==> flow/design.v <==
module Transmitter(
  input         clock,
  input         reset,
  input         io_TOP_WR,
  input         io_TOP_RD,
  input  [3:0]  io_TOP_ADDRESS,
  input  [31:0] io_TOP_WDATA,
  output [31:0] io_TOP_RDATA,
  input  [3:0]  io_TOP_LENGTH,
  output        io_WR,
  output        io_RD,
  output [3:0]  io_ADDRESS,
  output [31:0] io_WDATA,
  input  [31:0] io_RDATA,
  input         io_RX_READY,
  input         io_RX_RDDATAVALID
);
  reg [3:0] r_len;  
  reg [3:0] r_address;  
  reg [31:0] r_wdata;  
  reg  r_wr;  
  reg  r_rd;  
  reg [2:0] r_transaction_cnt;  
  reg  read_wait;  
  wire  read_write = read_wait & io_RX_RDDATAVALID;  
  reg [1:0] state;  
  wire  _T_3 = 2'h0 == state;  
  wire  _T_5 = r_transaction_cnt == 3'h0;  
  wire [2:0] _T_8 = r_transaction_cnt + 3'h1;  
  wire  _T_12 = io_TOP_LENGTH > 4'h1;  
  wire  _GEN_17 = io_RX_READY | read_wait;  
  wire [31:0] _GEN_49 = read_write ? io_RDATA : 32'h0;  
  wire  _T_26 = 2'h1 == state;  
  wire  _T_27 = ~io_RD;  
  wire  _T_28 = io_RX_READY & _T_27;  
  wire  _T_29 = _T_28 | io_RX_RDDATAVALID;  
  wire  _T_31 = r_len > 4'h1;  
  wire [3:0] _T_33 = r_address + 4'h1;  
  wire [3:0] _T_35 = r_len - 4'h1;  
  wire  _GEN_55 = _T_31 & r_wr;  
  wire  _GEN_56 = _T_31 & r_rd;  
  wire [31:0] _GEN_74 = _T_26 ? _GEN_49 : 32'h0;  
  assign io_TOP_RDATA = _T_3 ? _GEN_49 : _GEN_74;  
  assign io_WR = r_wr;  
  assign io_RD = r_rd;  
  assign io_ADDRESS = r_address;  
  assign io_WDATA = r_wdata;  
  always @(posedge clock) begin
    if (reset) begin
      r_len <= 4'h0;
    end else if (_T_3) begin
      if (io_TOP_WR) begin
        if (_T_5) begin
          r_len <= io_TOP_LENGTH;
        end
      end else if (io_TOP_RD) begin
        if (_T_5) begin
          r_len <= io_TOP_LENGTH;
        end
      end
    end else if (_T_26) begin
      if (_T_29) begin
        if (_T_31) begin
          r_len <= _T_35;
        end else begin
          r_len <= 4'h0;
        end
      end
    end
    if (reset) begin
      r_address <= 4'h0;
    end else if (_T_3) begin
      if (io_TOP_WR) begin
        if (_T_5) begin
          r_address <= io_TOP_ADDRESS;
        end
      end else if (io_TOP_RD) begin
        if (_T_5) begin
          r_address <= io_TOP_ADDRESS;
        end
      end
    end else if (_T_26) begin
      if (_T_29) begin
        if (_T_31) begin
          r_address <= _T_33;
        end else begin
          r_address <= 4'h0;
        end
      end
    end
    if (reset) begin
      r_wdata <= 32'h0;
    end else if (_T_3) begin
      if (io_TOP_WR) begin
        if (_T_5) begin
          r_wdata <= io_TOP_WDATA;
        end
      end
    end else if (_T_26) begin
      if (_T_29) begin
        if (_T_31) begin
          r_wdata <= io_TOP_WDATA;
        end else begin
          r_wdata <= 32'h0;
        end
      end
    end
    if (reset) begin
      r_wr <= 1'h0;
    end else if (_T_3) begin
      if (io_TOP_WR) begin
        if (_T_12) begin
          r_wr <= io_TOP_WR;
        end else if (_T_5) begin
          r_wr <= io_TOP_WR;
        end
      end else if (io_TOP_RD) begin
        if (_T_12) begin
          r_wr <= io_TOP_WR;
        end else if (_T_5) begin
          r_wr <= io_TOP_WR;
        end
      end
    end else if (_T_26) begin
      if (_T_29) begin
        r_wr <= _GEN_55;
      end
    end
    if (reset) begin
      r_rd <= 1'h0;
    end else if (_T_3) begin
      if (io_TOP_WR) begin
        if (_T_12) begin
          r_rd <= io_TOP_RD;
        end else if (_T_5) begin
          r_rd <= io_TOP_RD;
        end
      end else if (io_TOP_RD) begin
        if (_T_12) begin
          r_rd <= io_TOP_RD;
        end else if (_T_5) begin
          r_rd <= io_TOP_RD;
        end
      end
    end else if (_T_26) begin
      if (_T_29) begin
        r_rd <= _GEN_56;
      end
    end
    if (reset) begin
      r_transaction_cnt <= 3'h0;
    end else if (_T_3) begin
      if (io_TOP_WR) begin
        if (_T_5) begin
          if (io_RX_READY) begin
            r_transaction_cnt <= 3'h0;
          end else begin
            r_transaction_cnt <= _T_8;
          end
        end else if (io_RX_READY) begin
          r_transaction_cnt <= 3'h0;
        end else begin
          r_transaction_cnt <= _T_8;
        end
      end else if (io_TOP_RD) begin
        if (_T_5) begin
          if (io_RX_READY) begin
            r_transaction_cnt <= 3'h0;
          end else begin
            r_transaction_cnt <= _T_8;
          end
        end else if (io_RX_READY) begin
          r_transaction_cnt <= 3'h0;
        end else begin
          r_transaction_cnt <= _T_8;
        end
      end
    end else if (_T_26) begin
      if (_T_29) begin
        r_transaction_cnt <= 3'h0;
      end else begin
        r_transaction_cnt <= _T_8;
      end
    end
    if (reset) begin
      read_wait <= 1'h0;
    end else if (_T_3) begin
      if (read_write) begin
        read_wait <= _T_12;
      end else if (!(io_TOP_WR)) begin
        if (io_TOP_RD) begin
          if (_T_5) begin
            read_wait <= _GEN_17;
          end else begin
            read_wait <= _GEN_17;
          end
        end
      end
    end else if (_T_26) begin
      if (_T_29) begin
        read_wait <= _T_31;
      end
    end
    if (reset) begin
      state <= 2'h0;
    end else if (_T_3) begin
      if (io_TOP_WR) begin
        if (_T_12) begin
          state <= 2'h1;
        end
      end else if (io_TOP_RD) begin
        if (_T_12) begin
          state <= 2'h1;
        end
      end else begin
        state <= 2'h0;
      end
    end else if (_T_26) begin
      if (_T_29) begin
        state <= {{1'd0}, _T_31};
      end
    end
  end
endmodule
module Receiver(
  input         clock,
  input         io_WR,
  input         io_RD,
  input  [3:0]  io_ADD,
  input  [31:0] io_WDATA,
  output [31:0] io_RDATA,
  input         io_TOP_READY,
  input         io_TOP_RDDATAVALID,
  output        io_READY,
  output        io_RDDATAVALID
);
  reg [31:0] rf [0:9];  
  wire [31:0] rf__T_10_data;  
  wire [3:0] rf__T_10_addr;  
  wire [31:0] rf__T_8_data;  
  wire [3:0] rf__T_8_addr;  
  wire  rf__T_8_mask;  
  wire  rf__T_8_en;  
  wire  _T_3 = ~io_RD;  
  wire  _T_4 = io_READY & _T_3;  
  wire  _T_5 = _T_4 | io_RDDATAVALID;  
  wire  r_wr = _T_5 & io_WR;  
  wire [31:0] _GEN_3 = io_RD ? rf__T_10_data : 32'h0;  
  wire  _GEN_12 = r_wr ? 1'h0 : io_RD;  
  wire [31:0] _GEN_13 = r_wr ? 32'h0 : _GEN_3;  
  assign rf__T_10_addr = _T_5 ? io_ADD : 4'h0;
  assign rf__T_10_data = rf[rf__T_10_addr];  
  assign rf__T_8_data = _T_5 ? io_WDATA : 32'h0;
  assign rf__T_8_addr = _T_5 ? io_ADD : 4'h0;
  assign rf__T_8_mask = 1'h1;
  assign rf__T_8_en = _T_5 & r_wr;
  assign io_RDATA = _T_5 ? _GEN_13 : 32'h0;  
  assign io_READY = io_TOP_READY;  
  assign io_RDDATAVALID = io_TOP_RDDATAVALID;  
  always @(posedge clock) begin
    if(rf__T_8_en & rf__T_8_mask) begin
      rf[rf__T_8_addr] <= rf__T_8_data;  
    end
  end
endmodule
module Top(
  input         clock,
  input         reset,
  input         io_top_wr,
  input         io_top_rd,
  input  [3:0]  io_top_address,
  input  [31:0] io_top_wdata,
  output [31:0] io_top_rdata,
  input  [3:0]  io_top_length,
  input         io_top_ready,
  input         io_top_rddatavalid
);
  wire  Tx_clock;  
  wire  Tx_reset;  
  wire  Tx_io_TOP_WR;  
  wire  Tx_io_TOP_RD;  
  wire [3:0] Tx_io_TOP_ADDRESS;  
  wire [31:0] Tx_io_TOP_WDATA;  
  wire [31:0] Tx_io_TOP_RDATA;  
  wire [3:0] Tx_io_TOP_LENGTH;  
  wire  Tx_io_WR;  
  wire  Tx_io_RD;  
  wire [3:0] Tx_io_ADDRESS;  
  wire [31:0] Tx_io_WDATA;  
  wire [31:0] Tx_io_RDATA;  
  wire  Tx_io_RX_READY;  
  wire  Tx_io_RX_RDDATAVALID;  
  wire  Rx_clock;  
  wire  Rx_io_WR;  
  wire  Rx_io_RD;  
  wire [3:0] Rx_io_ADD;  
  wire [31:0] Rx_io_WDATA;  
  wire [31:0] Rx_io_RDATA;  
  wire  Rx_io_TOP_READY;  
  wire  Rx_io_TOP_RDDATAVALID;  
  wire  Rx_io_READY;  
  wire  Rx_io_RDDATAVALID;  
  Transmitter Tx (  
    .clock(Tx_clock),
    .reset(Tx_reset),
    .io_TOP_WR(Tx_io_TOP_WR),
    .io_TOP_RD(Tx_io_TOP_RD),
    .io_TOP_ADDRESS(Tx_io_TOP_ADDRESS),
    .io_TOP_WDATA(Tx_io_TOP_WDATA),
    .io_TOP_RDATA(Tx_io_TOP_RDATA),
    .io_TOP_LENGTH(Tx_io_TOP_LENGTH),
    .io_WR(Tx_io_WR),
    .io_RD(Tx_io_RD),
    .io_ADDRESS(Tx_io_ADDRESS),
    .io_WDATA(Tx_io_WDATA),
    .io_RDATA(Tx_io_RDATA),
    .io_RX_READY(Tx_io_RX_READY),
    .io_RX_RDDATAVALID(Tx_io_RX_RDDATAVALID)
  );
  Receiver Rx (  
    .clock(Rx_clock),
    .io_WR(Rx_io_WR),
    .io_RD(Rx_io_RD),
    .io_ADD(Rx_io_ADD),
    .io_WDATA(Rx_io_WDATA),
    .io_RDATA(Rx_io_RDATA),
    .io_TOP_READY(Rx_io_TOP_READY),
    .io_TOP_RDDATAVALID(Rx_io_TOP_RDDATAVALID),
    .io_READY(Rx_io_READY),
    .io_RDDATAVALID(Rx_io_RDDATAVALID)
  );
  assign io_top_rdata = Tx_io_TOP_RDATA;  
  assign Tx_clock = clock;
  assign Tx_reset = reset;
  assign Tx_io_TOP_WR = io_top_wr;  
  assign Tx_io_TOP_RD = io_top_rd;  
  assign Tx_io_TOP_ADDRESS = io_top_address;  
  assign Tx_io_TOP_WDATA = io_top_wdata;  
  assign Tx_io_TOP_LENGTH = io_top_length;  
  assign Tx_io_RDATA = Rx_io_RDATA;  
  assign Tx_io_RX_READY = Rx_io_READY;  
  assign Tx_io_RX_RDDATAVALID = Rx_io_RDDATAVALID;  
  assign Rx_clock = clock;
  assign Rx_io_WR = Tx_io_WR;  
  assign Rx_io_RD = Tx_io_RD;  
  assign Rx_io_ADD = Tx_io_ADDRESS;  
  assign Rx_io_WDATA = Tx_io_WDATA;  
  assign Rx_io_TOP_READY = io_top_ready;  
  assign Rx_io_TOP_RDDATAVALID = io_top_rddatavalid;  
endmodule
# From RTL to reports: Top
# Tool output for the design above, in the order of the flow.
# Line numbers count from 1 in the design file above.
# A cell with n/a has no value.
[design]
top_module = "Top"
clock_port = "clock"
lib = "sky130hd"
lib_corner = "tt_025C_1v80"

# After elaboration
# Source: Yosys, flattened and elaborated, memories not mapped. Widths are those after wreduce. Registers that Yosys merges into a memory's read port (data or address) are not register bits. Print and check cells do not count. Equal cells are merged and count once.
# Yosys's memory passes give these memory sizes; they may raise the number of words (mostly to a power of two), join words into wider ones and drop unused or constant bits.
[bits]
input_bits = 46
memories = 1
reg_bits = 48
ramBits = 320
[classes]
compare = 2
n_reduce_logical = 10
n_logic = 9
eq_ne = 7
add_sub_neg = 3
muxes = 65
[mem_list]
columns = ["memory", "size", "word_bits", "read_ports", "write_ports", "line", "source"]
rows = [
  ["Rx.rf", 10, 32, 1, 1, 237, "reg [31:0] rf [0:9];"],
]
[ops]
columns = ["op", "n"]
rows = [
  ["two-way mux 32 bit", 14],
  ["two-way mux 4 bit", 16],
  ["two-way mux 1 bit", 23],
  ["two-way mux 3 bit", 6],
  ["AND reduction 4 bit", 3],
  ["two-way mux 2 bit", 6],
  ["> comparator 4 x 1 -> 1 bit with constant B", 2],
  ["bitwise AND 1 bit", 6],
  ["!= test 3 x 2 -> 1 bit with constant B", 2],
  ["!= test 3 bit with constant B", 2],
  ["!= test 2 bit with constant B", 2],
  ["AND reduction 2 bit", 2],
  ["nonzero test 2 bit", 2],
  ["adder 4 x 1 -> 4 bit with constant B", 1],
  ["subtractor 4 x 1 -> 4 bit with constant B", 1],
  ["adder 3 x 1 -> 3 bit with constant B", 1],
  ["logical NOT 3 bit", 1],
  ["AND reduction 3 bit", 1],
  ["bitwise OR 1 bit", 2],
  ["equality test 1 x 2 -> 1 bit with constant A", 1],
  ["logical NOT 2 bit", 1],
  ["inverter 1 bit", 1],
]

# Logic depth
# Longest topological path by Yosys (ltp), each cell counted once; first at word level (registers and memories cut), then after technology mapping (sequential cells cut; the memories' decode and read muxes count).
[logic_depth]
word_depth = 9
ABC_AREA = 0
depth_mapped = 7
depth_no_buf = 6

# After synthesis
# The flow's flattened synthesis, as Yosys stat reports it; memories are mapped. The netlist is that of the ABC_AREA named above (0 if unset); the other value can give another one.
# The area totals of this step are shown rounded.
[by_type]
columns = ["cell_type", "n", "type_area_um2"]
rows = [
  ["sky130_fd_sc_hd__edfxtp_1", 320, 9.61E+03],
  ["sky130_fd_sc_hd__dfxtp_1", 48, 960.922],
  ["sky130_fd_sc_hd__mux2_2", 63, 709.43],
  ["sky130_fd_sc_hd__mux2i_1", 70, 700.672],
  ["sky130_fd_sc_hd__nand2_1", 115, 431.664],
  ["sky130_fd_sc_hd__a21oi_1", 52, 260.25],
  ["sky130_fd_sc_hd__a221oi_1", 26, 227.718],
  ["sky130_fd_sc_hd__and2_1", 32, 200.192],
  ["sky130_fd_sc_hd__buf_2", 36, 180.173],
  ["sky130_fd_sc_hd__o221ai_1", 20, 175.168],
  ["sky130_fd_sc_hd__mux4_2", 7, 157.651],
  ["sky130_fd_sc_hd__a211oi_1", 19, 142.637],
  ["sky130_fd_sc_hd__nor3_1", 25, 125.12],
  ["sky130_fd_sc_hd__o2111ai_1", 13, 113.859],
  ["sky130_fd_sc_hd__nor2_1", 30, 112.608],
  ["sky130_fd_sc_hd__clkbuf_1", 29, 108.854],
  ["sky130_fd_sc_hd__o211ai_1", 14, 105.101],
  ["sky130_fd_sc_hd__o21ai_0", 21, 105.101],
]
# Other cell types: 37; their cells: 169.
[synth_totals]
seq_area_um2 = 10570
buffers = 82
yosys_area_um2 = 15620
ffs = 368
cells = 1109
# By module: a second synthesis without flattening, with its own total; a netlist apart from the flattened one above.
[hier_totals]
cells_unflattened = 1129
area_unflattened_um2 = 15710
# Each row is one instance without its submodules.
[modules]
columns = ["mod", "n_cells", "mod_area_um2", "mod_seq_area_um2", "instances"]
rows = [
  ["Receiver", 834, 13280, 9609, 1],
  ["Transmitter", 295, 2431, 960.9, 1],
  ["Top", 0, 0.0, 0.0, 1],
]

# Worst setup path after synthesis
# Source: OpenSTA report_checks on the synthesized netlist (no wires, ideal clock, input and output delay 20% of the period each), path of least setup slack; recovery checks are left aside. Register names are those of the netlist, which keeps one name where synthesis merged equal registers.
[synth_timing]
kind = "input to register"
startpoint = "input port io_top_ready"
endpoint = "memory Rx.rf[8][0]"
clock_period_ns = 5.58
input_delay_ns = 1.116
path_delay_ns = 4.183
path_slack_ns = 0.281
t_arrival_ns = 4.797
stages = 5
period_less_setup_slack_ns = 5.299
# "path_delay_ns" = arrival - input delay + setup time.
# "stages": output pins that drive a net of the path, with the launching flip-flop's if there is one; two outputs of one cell count as two.
# "period_less_setup_slack_ns" = period - worst setup slack (recovery checks aside). The figure is calculated, with input and output delays left at 20% of the set period.
# The rows between start and end are the longest chain of elaborated cells between them; the timing report does not say that the signal goes this way. Where chains are equally long, one stands for them.
# Each line given opens the expression or statement behind the cell; cells for indexed reads and writes are added by Yosys, which also makes memories of some case tables.
# The path ends at the enable pin of a flip-flop; only ways to that pin are counted.
[synth_between]
cell_sequence = "sky130_fd_sc_hd__nor2b_1 > sky130_fd_sc_hd__buf_2 > sky130_fd_sc_hd__o21ai_0 > sky130_fd_sc_hd__clkbuf_1 > sky130_fd_sc_hd__nor4_1"
elab_chain_len = 5
cone_cells = 7
cone_classes = "mux (3); logic (4)"
[synth_rtl]
columns = ["element", "line", "source"]
rows = [
  ["from (decl)", 275, "input         io_top_ready,"],
  ["bitwise AND 1 bit", 245, "wire  _T_4 = io_READY & _T_3;"],
  ["bitwise OR 1 bit", 246, "wire  _T_5 = _T_4 | io_RDDATAVALID;"],
  ["bitwise AND 1 bit", 247, "wire  r_wr = _T_5 & io_WR;"],
  ["bitwise AND 1 bit", 256, "assign rf__T_8_en = _T_5 & r_wr;"],
  ["two-way mux 4 bit", 261, "if(rf__T_8_en & rf__T_8_mask) begin"],
  ["to (decl)", 237, "reg [31:0] rf [0:9];"],
]

# Worst path after layout
# Path of least setup slack in the final report of flow run 1 (OpenROAD, finished layout, wires in). Where an end is a register, its clock arrival counts in the times.
[layout_timing]
kind = "input to output"
startpoint = "input port io_top_rddatavalid"
endpoint = "output port io_top_rdata[31]"
out_delay_ns = 1.56
clock_period_ns = 7.79
path_slack_ns = 1.27
t_arrival_ns = 4.96
input_delay_ns = 1.56
stages = 7
# The rows between start and end are the longest chain of elaborated cells between them; the timing report does not say that the signal goes this way. Where chains are equally long, one stands for them.
# A memory read counts as a cell of the chain, while the word-level depth stops at memories.
[layout_between]
cell_sequence = "sky130_fd_sc_hd__clkdlybuf4s50_1 > sky130_fd_sc_hd__inv_1 > sky130_fd_sc_hd__nand2_2 > sky130_fd_sc_hd__nand2_1 > sky130_fd_sc_hd__o41ai_1 > sky130_fd_sc_hd__buf_4 > sky130_fd_sc_hd__clkdlybuf4s50_1"
elab_chain_len = 9
cone_cells = 11
cone_classes = "mux (7); logic (3); memory (1)"
[layout_rtl]
columns = ["element", "line", "source"]
rows = [
  ["from (decl)", 276, "input         io_top_rddatavalid"],
  ["bitwise OR 1 bit", 246, "wire  _T_5 = _T_4 | io_RDDATAVALID;"],
  ["two-way mux 4 bit", 251, "assign rf__T_10_addr = _T_5 ? io_ADD : 4'h0;"],
  ["memory (10 x 32 bit)", 237, "reg [31:0] rf [0:9];"],
  ["two-way mux 32 bit", 248, "wire [31:0] _GEN_3 = io_RD ? rf__T_10_data : 32'h0;"],
  ["two-way mux 32 bit", 250, "wire [31:0] _GEN_13 = r_wr ? 32'h0 : _GEN_3;"],
  ["two-way mux 32 bit", 257, "assign io_RDATA = _T_5 ? _GEN_13 : 32'h0;"],
  ["two-way mux 32 bit", 32, "wire [31:0] _GEN_49 = read_write ? io_RDATA : 32'h0;"],
  ["two-way mux 32 bit", 42, "wire [31:0] _GEN_74 = _T_26 ? _GEN_49 : 32'h0;"],
  ["two-way mux 32 bit", 43, "assign io_TOP_RDATA = _T_3 ? _GEN_49 : _GEN_74;"],
  ["to (decl)", 273, "output [31:0] io_top_rdata,"],
]

# 2 stored runs of Top in the flow (synthesis by Yosys, layout by OpenROAD, sky130hd cells), in arbitrary order. Constraints: input delay and output delay 20% of the set period each, output load 0.01 pF.
# "achieved_clock_period_ns" means the clock period less the worst setup slack. The figure is calculated, with input and output delays left at 20% of the set period.
# "timing.worst_path_ns" = time allowed to the worst setup path (clock period - input delay - output delay, where it has them) - its slack; a late launch clock adds to it, a late capture clock takes from it.
# "total_power_uw" rests on the timing tool's default activity at the inputs, not on a simulated workload.
# The results are shown rounded.

[[run]]
name = "flow run 1"
[run.settings]
period_ns = 7.79
CORE_UTILIZATION = 19
SETUP_SLACK_MARGIN = -0.37
CORE_ASPECT_RATIO = 0.72
CORE_MARGIN = 8
CELL_PAD_IN_SITES_GLOBAL_PLACEMENT = 3
GPL_TIMING_DRIVEN = 1
GPL_ROUTABILITY_DRIVEN = 0
CTS_CLUSTER_DIAMETER = 89
CAP_MARGIN = 20
SLEW_MARGIN = 10
[run.results]
synthArea_um2 = 15620
total_die_area_um2 = 91770
final_cell_area_um2 = 19070
post_route_util_frac = 0.233
timing.setup.ws_ns = 1.273
total_power_uw = 4937
achieved_clock_period_ns = 6.517
timing.worst_path_ns = 3.40
path_kind = "input to output"

[[run]]
name = "flow run 2"
[run.settings]
period_ns = 5.79
CAP_MARGIN = 20
CORE_MARGIN = 2
CORE_UTILIZATION = 40
SLEW_MARGIN = 20
[run.results]
synthArea_um2 = 15620
total_die_area_um2 = 40650
final_cell_area_um2 = 18330
post_route_util_frac = 0.475
timing.setup.ws_ns = 0.290
total_power_uw = 6483
achieved_clock_period_ns = 5.500
timing.worst_path_ns = 4.34
path_kind = "register to output"
